==> flow/design.v <==
module hc595
(
	input	wire		sys_clk,
	input	wire		sys_rst_n,
	input	wire [5:0]	sel,
	input	wire [7:0]	seg,
	output	reg		stcp,
	output	reg		shcp,
	output	wire	oe,
	output	reg		ds
);
reg [1:0]	cnt;
reg	[3:0]	cnt_bit;
wire [13:0]	data;
assign  data = {seg,sel};
assign  oe = ~sys_rst_n;
always@(posedge sys_clk or negedge sys_rst_n)
	if(sys_rst_n == 1'b0)
		cnt <= 2'b0;
	else if(cnt == 2'd3)
		cnt <= 2'd0;
	else
		cnt <= cnt +1'b1;
always@(posedge sys_clk or negedge sys_rst_n)
	if(sys_rst_n == 1'b0)
		cnt_bit <= 4'b0;
	else if(cnt_bit == 4'd13 && cnt == 2'd3)
		cnt_bit <= 4'd0;
	else if(cnt == 2'd3)
		cnt_bit <= cnt_bit + 1'b1;
	else
		cnt_bit <= cnt_bit;
always@(posedge sys_clk or negedge sys_rst_n)
	if(sys_rst_n == 1'b0)
		stcp <= 1'b0;
	else if(cnt == 2'd2)
		stcp <= 1'b1;
	else if(cnt == 4'd0)
		stcp <= 1'b1;
	else 
		stcp <= stcp;
always@(posedge sys_clk or negedge sys_rst_n)
	if(sys_rst_n == 1'b0)
		shcp <= 1'b0;
	else if(cnt_bit == 4'd13 && cnt == 2'd3)
		shcp <= 1'b1;
	else
		shcp <= 1'b0;
always@(posedge sys_clk or negedge sys_rst_n)
	if(sys_rst_n == 1'b0)
		ds <= 1'b0;
	else if(cnt == 2'd0)
		ds <= data[cnt_bit];
	else
		ds <= ds;
endmodule
* From RTL to reports: hc595
The steps from the RTL of hc595 to its reports follow in flow order.
Lines are those of the file above, counted from 1.
The mark -- stands for no value.
- Top :: hc595
- Clock :: sys_clk
- Library :: sky130hd
- Library corner :: tt_025C_1v80

* Word level
Yosys after proc, flatten, opt, wreduce and memory -nomap, before mapping. Memory bits, and registers merged into a memory's read port (data or address), are not among the register bits. Print and check cells are not counted. Equal cells are merged and count once.
- Add/sub/neg operators :: 2
- Equality and inequality tests :: 3
- Shift-type cells :: 1
- Multiplexer cells :: 6
- Bitwise gates (word level) :: 1
- Reduce/logical cells :: 4
** Operators with widths (count)
- indexed select 14 x 4 -> 1 bit :: 1
- 2-to-1 mux 4 bit :: 2
- == test 2 bit with constant B :: 2
- nonzero test 2 bit :: 2
- adder 4 x 1 -> 4 bit with constant B :: 1
- == test 4 bit with constant B :: 1
- 2-to-1 mux 1 bit :: 3
- adder 2 x 1 -> 2 bit with constant B :: 1
- zero test 2 bit :: 1
- 2-to-1 mux 2 bit :: 1
- logical AND 1 bit :: 1
- NOT 1 bit :: 1
- Register bits :: 9
- Bits of input ports :: 16
- Output and inout port bits :: 4
- Word-level cells :: 22

* Logic depth
Longest topological path by Yosys (ltp), each cell counted once; first at word level (registers and memories cut), then after technology mapping (sequential cells cut; the memories' decode and read muxes count).
- Depth after elaboration :: 3
- ABC_AREA :: 0
- Depth in mapped cells :: 6
- Depth with buffers taken out :: 6

* Netlist
The flow's flattened synthesis, as Yosys stat reports it; memories are mapped. The netlist is that of the ABC_AREA named above (0 if unset); the other value can give another one.
Totals and module areas in this step are rounded.
- Cell count :: 47
- Synthesis area :: 544 µm²
- Sequential area :: 225 µm²
- Flip-flop cells :: 9
- Buffers :: 2
** Cell types
- sky130_fd_sc_hd__dfrtp_1 :: count 9, area in all 225.216 µm²
- sky130_fd_sc_hd__ha_1 :: count 5, area in all 62.56 µm²
- sky130_fd_sc_hd__mux4_1 :: count 2, area in all 52.55 µm²
- sky130_fd_sc_hd__mux2_2 :: count 2, area in all 22.522 µm²
- sky130_fd_sc_hd__mux4_2 :: count 1, area in all 22.522 µm²
- sky130_fd_sc_hd__inv_1 :: count 5, area in all 18.768 µm²
- sky130_fd_sc_hd__nand2_1 :: count 5, area in all 18.768 µm²
- sky130_fd_sc_hd__a221oi_2 :: count 1, area in all 15.014 µm²
- sky130_fd_sc_hd__mux2_4 :: count 1, area in all 15.014 µm²
- sky130_fd_sc_hd__nor2_1 :: count 4, area in all 15.014 µm²
- sky130_fd_sc_hd__buf_6 :: count 1, area in all 11.261 µm²
- sky130_fd_sc_hd__o21ai_0 :: count 2, area in all 10.01 µm²
- sky130_fd_sc_hd__xor2_1 :: count 1, area in all 8.758 µm²
- sky130_fd_sc_hd__a31oi_1 :: count 1, area in all 6.256 µm²
- sky130_fd_sc_hd__nand2b_1 :: count 1, area in all 6.256 µm²
- sky130_fd_sc_hd__nand4_1 :: count 1, area in all 6.256 µm²
- sky130_fd_sc_hd__nor2b_1 :: count 1, area in all 6.256 µm²
- sky130_fd_sc_hd__o22ai_1 :: count 1, area in all 6.256 µm²
Not listed: further types 3, cells in them 3.

* Worst setup path after synthesis
OpenSTA on the mapped netlist: ideal clock, no wires. The path of least setup slack (recovery checks aside). Input and output delay are each 20% of the period. Register names are those of the netlist, which keeps one name where synthesis merged equal registers.
- Path kind :: register -> register
- Start :: reg cnt_bit[0]
- End :: reg ds
- Period :: 1.54 ns
- Setup time :: 0.125 ns
- Data arrival time :: 1.500 ns
- Data required time :: 1.415 ns
- Setup slack :: -0.085 ns
- Path delay :: 1.625 ns
- Stages :: 6
- Path buffers :: 1
- Synthesis period reached :: 1.625 ns
"path delay" = arrival - input delay + setup time.
"stages" counts driving pins, that of a launching flip-flop among them; a cell with two outputs on the path counts twice.
"synthesis period reached" is the clock period less the worst setup slack; recovery checks do not enter. This is arithmetic on one report: input and output delays are still those of the set period (20% each).
The rows between start and end are the longest chain of elaborated cells between them; the timing report does not say that the signal goes this way. Where chains are equally long, one stands for them.
Each line given opens the expression or statement behind the cell; cells for indexed reads and writes are added by Yosys, which also makes memories of some case tables.
At most two assigning lines are given for a register; there are more.
- Cell sequence :: sky130_fd_sc_hd__dfrtp_1 > sky130_fd_sc_hd__buf_6 > sky130_fd_sc_hd__mux4_2 > sky130_fd_sc_hd__a221oi_2 > sky130_fd_sc_hd__a31oi_1 > sky130_fd_sc_hd__mux2_4
- Length of the longest elaborated chain :: 1
** Ends and longest elaborated chain, after synthesis
- start, declared :: RTL line 13 : reg [3:0] cnt_bit;
- start, assigned :: RTL line 30 : cnt_bit <= cnt_bit + 1'b1;
- start, assigned :: RTL line 32 : cnt_bit <= cnt_bit;
- indexed select 14 x 4 -> 1 bit :: RTL line 53 : ds <= data[cnt_bit];
- end, assigned :: RTL line 53
- end, assigned :: RTL line 55 : ds <= ds;
- end, declared :: RTL line 10 : output reg ds

* Worst path after layout
Path of least setup slack in the final report of entry A (OpenROAD, finished layout, wires in). Where an end is a register, its clock arrival counts in the times.
- Path kind :: input -> register
- Start :: in seg[1]
- End :: reg ds
- Period :: 2.21 ns
- Setup time :: 0.11 ns
- Data arrival time :: 1.87 ns
- Data required time :: 2.35 ns
- Setup slack :: 0.48 ns
- Stages :: 5
- Path buffers :: 1
The rows between start and end are the longest chain of elaborated cells between them; the timing report does not say that the signal goes this way. Where chains are equally long, one stands for them.
At most two assigning lines are given for a register; there are more.
- Cell sequence :: sky130_fd_sc_hd__clkdlybuf4s50_1 > sky130_fd_sc_hd__mux4_2 > sky130_fd_sc_hd__a221oi_2 > sky130_fd_sc_hd__a31oi_1 > sky130_fd_sc_hd__mux2_4
- Length of the longest elaborated chain :: 1
** Ends and longest elaborated chain, post-layout
- start, declared :: RTL line 6 : input wire [7:0] seg,
- indexed select 14 x 4 -> 1 bit :: RTL line 53 : ds <= data[cnt_bit];
- end, assigned :: RTL line 53
- end, assigned :: RTL line 55 : ds <= ds;
- end, declared :: RTL line 10 : output reg ds

Ticket comment

Flow measurements of hc595 on sky130hd: 2 stored runs with different settings, listed in no order. Input and output delays are each 20% of the period that was set; the output load is 0.01 pF.
"power consumption" rests on the timing tool's default activity at the inputs, not on a simulated workload.
Measured values are rounded.

* Entry A
** Files
==> flow/run.sh <==
#!/bin/bash
# the make line also repeats the synthesis and layout settings of config.mk as NAME=value (left out here)
make -C /OpenROAD-flow-scripts/flow DESIGN_CONFIG=/design/flow/config.mk WORK_HOME=/design/flow/orfs CLKGATE_MAP_FILE= finish
==> flow/config.mk <==
export PLATFORM = sky130hd
export DESIGN_NAME = hc595
export DESIGN_NICKNAME = hc595
export VERILOG_FILES = /design/flow/design.v
export SDC_FILE = /design/flow/constraint.sdc
export NUM_CORES = 4
export LEC_CHECK = 0
export ABC_AREA = 0
export CAP_MARGIN = 20
export CORE_MARGIN = 2
export CORE_UTILIZATION = 16
export CTS_CLUSTER_DIAMETER = 185
export CTS_CLUSTER_SIZE = 49
export GPL_ROUTABILITY_DRIVEN = 0
export GPL_TIMING_DRIVEN = 0
export MAX_ROUTING_LAYER = met5
export MIN_ROUTING_LAYER = met1
export PLACE_DENSITY_LB_ADDON = 0.18
export SETUP_SLACK_MARGIN = 0.42
export SLEW_MARGIN = 10
==> flow/constraint.sdc <==
create_clock -name core_clock -period 2.21 [get_ports {sys_clk}]
set_input_delay 0.4420 -clock core_clock [delete_from_list [all_inputs] [get_ports {sys_clk}]]
set_output_delay 0.4420 -clock core_clock [all_outputs]
set_load 0.01 [all_outputs]
** Results
- Power consumption :: 0.332 mW
- Summed negative setup slack :: 0.000 ns
- Worst setup slack after layout :: 0.480 ns
- Die size :: 3880 µm²
- Post-synthesis cell area :: 544 µm²
- Utilization :: 24.8%

* Entry B
** Files
==> flow/run.sh <==
#!/bin/bash
# the make line also repeats the synthesis and layout settings of config.mk as NAME=value (left out here)
make -C /OpenROAD-flow-scripts/flow DESIGN_CONFIG=/design/flow/config.mk WORK_HOME=/design/flow/orfs CLKGATE_MAP_FILE= finish
==> flow/config.mk <==
export PLATFORM = sky130hd
export DESIGN_NAME = hc595
export DESIGN_NICKNAME = hc595
export VERILOG_FILES = /design/flow/design.v
export SDC_FILE = /design/flow/constraint.sdc
export NUM_CORES = 4
export LEC_CHECK = 0
export ABC_AREA = 0
export CAP_MARGIN = 20
export CELL_PAD_IN_SITES_DETAIL_PLACEMENT = 2
export CORE_MARGIN = 2
export CORE_UTILIZATION = 47
export SETUP_SLACK_MARGIN = 0.48
export SLEW_MARGIN = 35
export TNS_END_PERCENT = 70
==> flow/constraint.sdc <==
create_clock -name core_clock -period 2.23 [get_ports {sys_clk}]
set_input_delay 0.4460 -clock core_clock [delete_from_list [all_inputs] [get_ports {sys_clk}]]
set_output_delay 0.4460 -clock core_clock [all_outputs]
set_load 0.01 [all_outputs]
** Results
Incomplete, placement halted on DPL-0033.
